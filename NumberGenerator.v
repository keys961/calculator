==> flow/design.v <==
`timescale 1ns / 1ps
module NumberGenerator(clk, SW, numRam, num);
input wire clk;
input wire [7:0] SW;  
input wire [31:0] numRam;
output reg [31:0] num;
wire [3:0] numplus1;
wire [3:0] numplus10;
wire [3:0] numplus100;
wire [3:0] numplus1000;
wire EN;
reg [3:0] SW_D;  
reg EN_D;
initial
begin
	num <= 32'h1;
end
assign EN = ~SW[5] & ~SW[4] & SW[7] & SW[6];  
assign numplus1 = SW[4] == 0 ? num[3:0] + 1 : num[3:0];  
assign numplus10 = SW[4] == 0 ? num[7:4] + 1 : num[7:4];  
assign numplus100 = SW[4] == 0 ? num[11:8] + 1 : num[11:8];  
assign numplus1000 = SW[4] == 0 ? num[15:12] + 1 : num[15:12];  
always @ (posedge clk)
begin 
	SW_D[0] <= SW[0];  
	SW_D[1] <= SW[1];
	SW_D[2] <= SW[2];
	SW_D[3] <= SW[3];
	EN_D <= EN;
	if(SW_D[0] == 1'b0 && SW[0] == 1'b1)  
		num[3:0] <= numplus1;
	else if(SW_D[1] == 1'b0 && SW[1] == 1'b1)  
		num[7:4] <= numplus10;
	else if(SW_D[2] == 1'b0 && SW[2] == 1'b1)  
		num[11:8] <= numplus100; 
	else if(SW_D[3] == 1'b0 && SW[3] == 1'b1)  
		num[15:12] <= numplus1000;
	else if(EN == 1'b1 && EN_D == 1'b0)  
		num <= numRam;
end
endmodule
# From RTL to reports: NumberGenerator
# The steps from the RTL of NumberGenerator to its reports follow in flow order.
# Line numbers count from 1 in the design file above.
# Operators carry their Yosys type and port widths (W data, S select, Z words).
# A cell with - has no value.
dict set report inputs {
  top_module {NumberGenerator}
  clock_port {clk}
  cell_library {sky130hd}
  pvt_corner {tt_025C_1v80}
}

# Word level
# Source: Yosys, flattened and elaborated, memories not mapped. Widths are those after wreduce. Registers that Yosys merges into a memory's read port (data or address) are not register bits. Print and check cells do not count. Equal cells are merged and count once.
dict set report op_classes {
  addsub 4
  n_mul 0
  n_div 0
  cmp 0
  equal 10
  shift 0
  muxes 18
  logic 14
  n_reduce_logical 14
}
# operator count
set op_table {}
lappend op_table {{$mux W4} 18}
lappend op_table {{$reduce_and A5 Y1} 5}
lappend op_table {{$ne A2 B2 Y1 const B} 10}
lappend op_table {{$add A4 B1 Y4 const B} 4}
lappend op_table {{$not A1 Y1} 11}
lappend op_table {{$reduce_bool A2 Y1} 4}
lappend op_table {{$logic_and A1 B1 Y1} 5}
lappend op_table {{$and A1 B1 Y1} 3}
dict set report bits {
  regBits 37
  latchBits 0
  ramBits 0
  mem_bits_ro 0
  clocked_rd_ports_x_width 0
  memories 0
  input_bits 41
  wordCells 67
}

# Logic depth
# Longest topological path by Yosys (ltp), each cell counted once; first at word level (registers and memories cut), then after technology mapping (sequential cells cut; the memories' decode and read muxes count).
dict set report depth {
  ltp_word 10
  ABC_AREA 0
  mapped_depth 4
}

# Netlist
# The flow's flattened synthesis, as Yosys stat reports it; memories are mapped. The netlist is that of the ABC_AREA named above (0 if unset); the other value can give another one.
dict set report mapped {
  cells 101
  yosys_area_um2 1487.7
  flip_flops 37
  buf_cells 4
}
# type count
set types {}
lappend types {sky130_fd_sc_hd__edfxtp_1 32}
lappend types {sky130_fd_sc_hd__dfxtp_1 5}
lappend types {sky130_fd_sc_hd__o21ai_0 12}
lappend types {sky130_fd_sc_hd__ha_1 4}
lappend types {sky130_fd_sc_hd__mux2_2 4}
lappend types {sky130_fd_sc_hd__nand2_1 12}
lappend types {sky130_fd_sc_hd__xnor2_1 4}
lappend types {sky130_fd_sc_hd__xor2_1 4}
lappend types {sky130_fd_sc_hd__nand3_1 6}
lappend types {sky130_fd_sc_hd__nand2b_1 4}
lappend types {sky130_fd_sc_hd__nand3b_4 1}
lappend types {sky130_fd_sc_hd__and4bb_2 1}
lappend types {sky130_fd_sc_hd__buf_2 2}
lappend types {sky130_fd_sc_hd__o32ai_1 1}
lappend types {sky130_fd_sc_hd__buf_4 1}
lappend types {sky130_fd_sc_hd__nor3b_1 1}
lappend types {sky130_fd_sc_hd__o22ai_1 1}
lappend types {sky130_fd_sc_hd__or2_1 1}
# Not listed: further types 5, cells in them 5.

# Worst setup path after synthesis
# Source: OpenSTA report_checks on the synthesized netlist (no wires, ideal clock, input and output delay 20% of the period each), path of least setup slack; recovery checks are left aside. Register names are those of the netlist, which keeps one name where synthesis merged equal registers.
dict set report synth_timing {
  path_type {input to register}
  from {input port SW[4]}
  to {register num[16]}
  clock_period_ps 2180
  setup_time_ps 388
  arrival_time_ps 1573
  t_required_ps 1792
  slack_ps 219
  delay_ps 1525
  path_stages 3
  path_buffers 0
  synth_period_reached_ps 1961
}
# "delay_ps" is the arrival time less input delay plus setup time.
# "path_stages": output pins that drive a net of the path, with the launching flip-flop's if there is one; two outputs of one cell count as two.
# "synth_period_reached_ps" is the clock period less the worst setup slack; recovery checks do not enter. This is arithmetic on one report: input and output delays are still those of the set period (20% each).
# Between the ends stands the longest chain of elaborated cells between them, by number of cells; it is not shown to be the way that was timed. Of several equally long chains one is given.
# A line is the first line of the expression or statement that the cell stems from. Yosys adds cells for indexed reads and writes and turns some case tables into memories.
dict set report synth_via {
  path_cell_list {sky130_fd_sc_hd__and4bb_2 > sky130_fd_sc_hd__nand3b_4 > sky130_fd_sc_hd__nor2_1}
  elab_chain_cells 6
  cone_cells 6
}
# item line_no
set synth_rtl {}
lappend synth_rtl {{from (decl)} 4} ;# input wire [7:0] SW;
lappend synth_rtl {{$not A1 Y1} 18} ;# assign EN = ~SW[5] & ~SW[4] & SW[7] & SW[6];
lappend synth_rtl {{$and A1 B1 Y1 (3 in a row)} 18}
lappend synth_rtl {{$logic_and A1 B1 Y1} 38} ;# else if(EN == 1'b1 && EN_D == 1'b0)
lappend synth_rtl {{$reduce_and A5 Y1} -}
lappend synth_rtl {{to (assign)} 39} ;# num <= numRam;
lappend synth_rtl {{to (decl)} 6} ;# output reg [31:0] num;

# Worst path after layout
# Path of least setup slack in the final report of record 1 (OpenROAD, finished layout, wires in). Where an end is a register, its clock arrival counts in the times.
# The path's times are printed in steps of 10 ps; the period is the one set.
dict set report layout_timing {
  path_type {input to register}
  from {input port SW[0]}
  to {register num[7]}
  clock_period_ps 3210
  setup_time_ps 360
  arrival_time_ps 2030
  t_required_ps 3120
  slack_ps 1090
  path_stages 4
  path_buffers 1
}
# Between the ends stands the longest chain of elaborated cells between them, by number of cells; it is not shown to be the way that was timed. Of several equally long chains one is given.
dict set report layout_via {
  path_cell_list {sky130_fd_sc_hd__clkdlybuf4s50_1 > sky130_fd_sc_hd__nand2b_1 > sky130_fd_sc_hd__inv_1 > sky130_fd_sc_hd__o32ai_1}
  elab_chain_cells 3
  cone_cells 3
}
# item line_no
set layout_rtl {}
lappend layout_rtl {{from (decl)} 4} ;# input wire [7:0] SW;
lappend layout_rtl {{$logic_and A1 B1 Y1} 30} ;# if(SW_D[0] == 1'b0 && SW[0] == 1'b1)
lappend layout_rtl {{$not A1 Y1} -}
lappend layout_rtl {{$reduce_and A5 Y1} -}
lappend layout_rtl {{to (assign)} 33} ;# num[7:4] <= numplus10;
lappend layout_rtl {{to (assign)} 39} ;# num <= numRam;
lappend layout_rtl {{to (decl)} 6} ;# output reg [31:0] num;

Lab notebook: NumberGenerator

Module NumberGenerator, platform sky130hd: 2 stored runs of the flow (Yosys, OpenROAD) with differing settings, in no particular order. Input and output delays are each 20% of the period that was set; the output load is 0.01 pF.
By "critical_path_time_ps" is meant the share of the clock period that the worst setup path is allowed (20% is reserved at inputs, 20% at outputs), minus its slack. Clock arrival times at its registers enter into it.
"power_total_w" is the tool's figure for a default switching activity; nothing was simulated.
"critical_path_time_ps" is known to 10 ps.

# record 1
==> flow/run.sh <==
#!/bin/bash
# the make line also repeats the synthesis and layout settings of config.mk as NAME=value (left out here)
make -C /OpenROAD-flow-scripts/flow DESIGN_CONFIG=/design/flow/config.mk WORK_HOME=/design/flow/orfs CLKGATE_MAP_FILE= finish
==> flow/config.mk <==
export PLATFORM = sky130hd
export DESIGN_NAME = NumberGenerator
export DESIGN_NICKNAME = NumberGenerator
export VERILOG_FILES = /design/flow/design.v
export SDC_FILE = /design/flow/constraint.sdc
export NUM_CORES = 4
export LEC_CHECK = 0
export CAP_MARGIN = 20
export CORE_MARGIN = 2
export CORE_UTILIZATION = 40
export SLEW_MARGIN = 20
==> flow/constraint.sdc <==
create_clock -name core_clock -period 3.21 [get_ports {clk}]
set_input_delay 0.6420 -clock core_clock [delete_from_list [all_inputs] [get_ports {clk}]]
set_output_delay 0.6420 -clock core_clock [all_outputs]
set_load 0.01 [all_outputs]

==> record 1: results <==
power_total_w=0.001027
ys_area_um2=1487.7
critical_path_time_ps=1480
critical_path_kind="input to register"
total_die_area_um2=4223.1
final_setup_ws_ps=1090
utilization_frac=0.654

# record 2
==> flow/run.sh <==
#!/bin/bash
# the make line also repeats the synthesis and layout settings of config.mk as NAME=value (left out here)
make -C /OpenROAD-flow-scripts/flow DESIGN_CONFIG=/design/flow/config.mk WORK_HOME=/design/flow/orfs CLKGATE_MAP_FILE= finish
==> flow/config.mk <==
export PLATFORM = sky130hd
export DESIGN_NAME = NumberGenerator
export DESIGN_NICKNAME = NumberGenerator
export VERILOG_FILES = /design/flow/design.v
export SDC_FILE = /design/flow/constraint.sdc
export NUM_CORES = 4
export LEC_CHECK = 0
export CAP_MARGIN = 20
export CELL_PAD_IN_SITES_DETAIL_PLACEMENT = 1
export CORE_MARGIN = 10
export CORE_UTILIZATION = 41
export CTS_CLUSTER_DIAMETER = 309
export GPL_TIMING_DRIVEN = 0
export MAX_ROUTING_LAYER = met5
export PLACE_DENSITY_LB_ADDON = 0.15
export SLEW_MARGIN = 20
==> flow/constraint.sdc <==
create_clock -name core_clock -period 1.73 [get_ports {clk}]
set_input_delay 0.3460 -clock core_clock [delete_from_list [all_inputs] [get_ports {clk}]]
set_output_delay 0.3460 -clock core_clock [all_outputs]
set_load 0.01 [all_outputs]

==> record 2: results <==
power_total_w=0.001683
ys_area_um2=1487.7
critical_path_time_ps=1350
critical_path_kind="input to register"
total_die_area_um2=6437.7
final_setup_ws_ps=33
utilization_frac=0.711
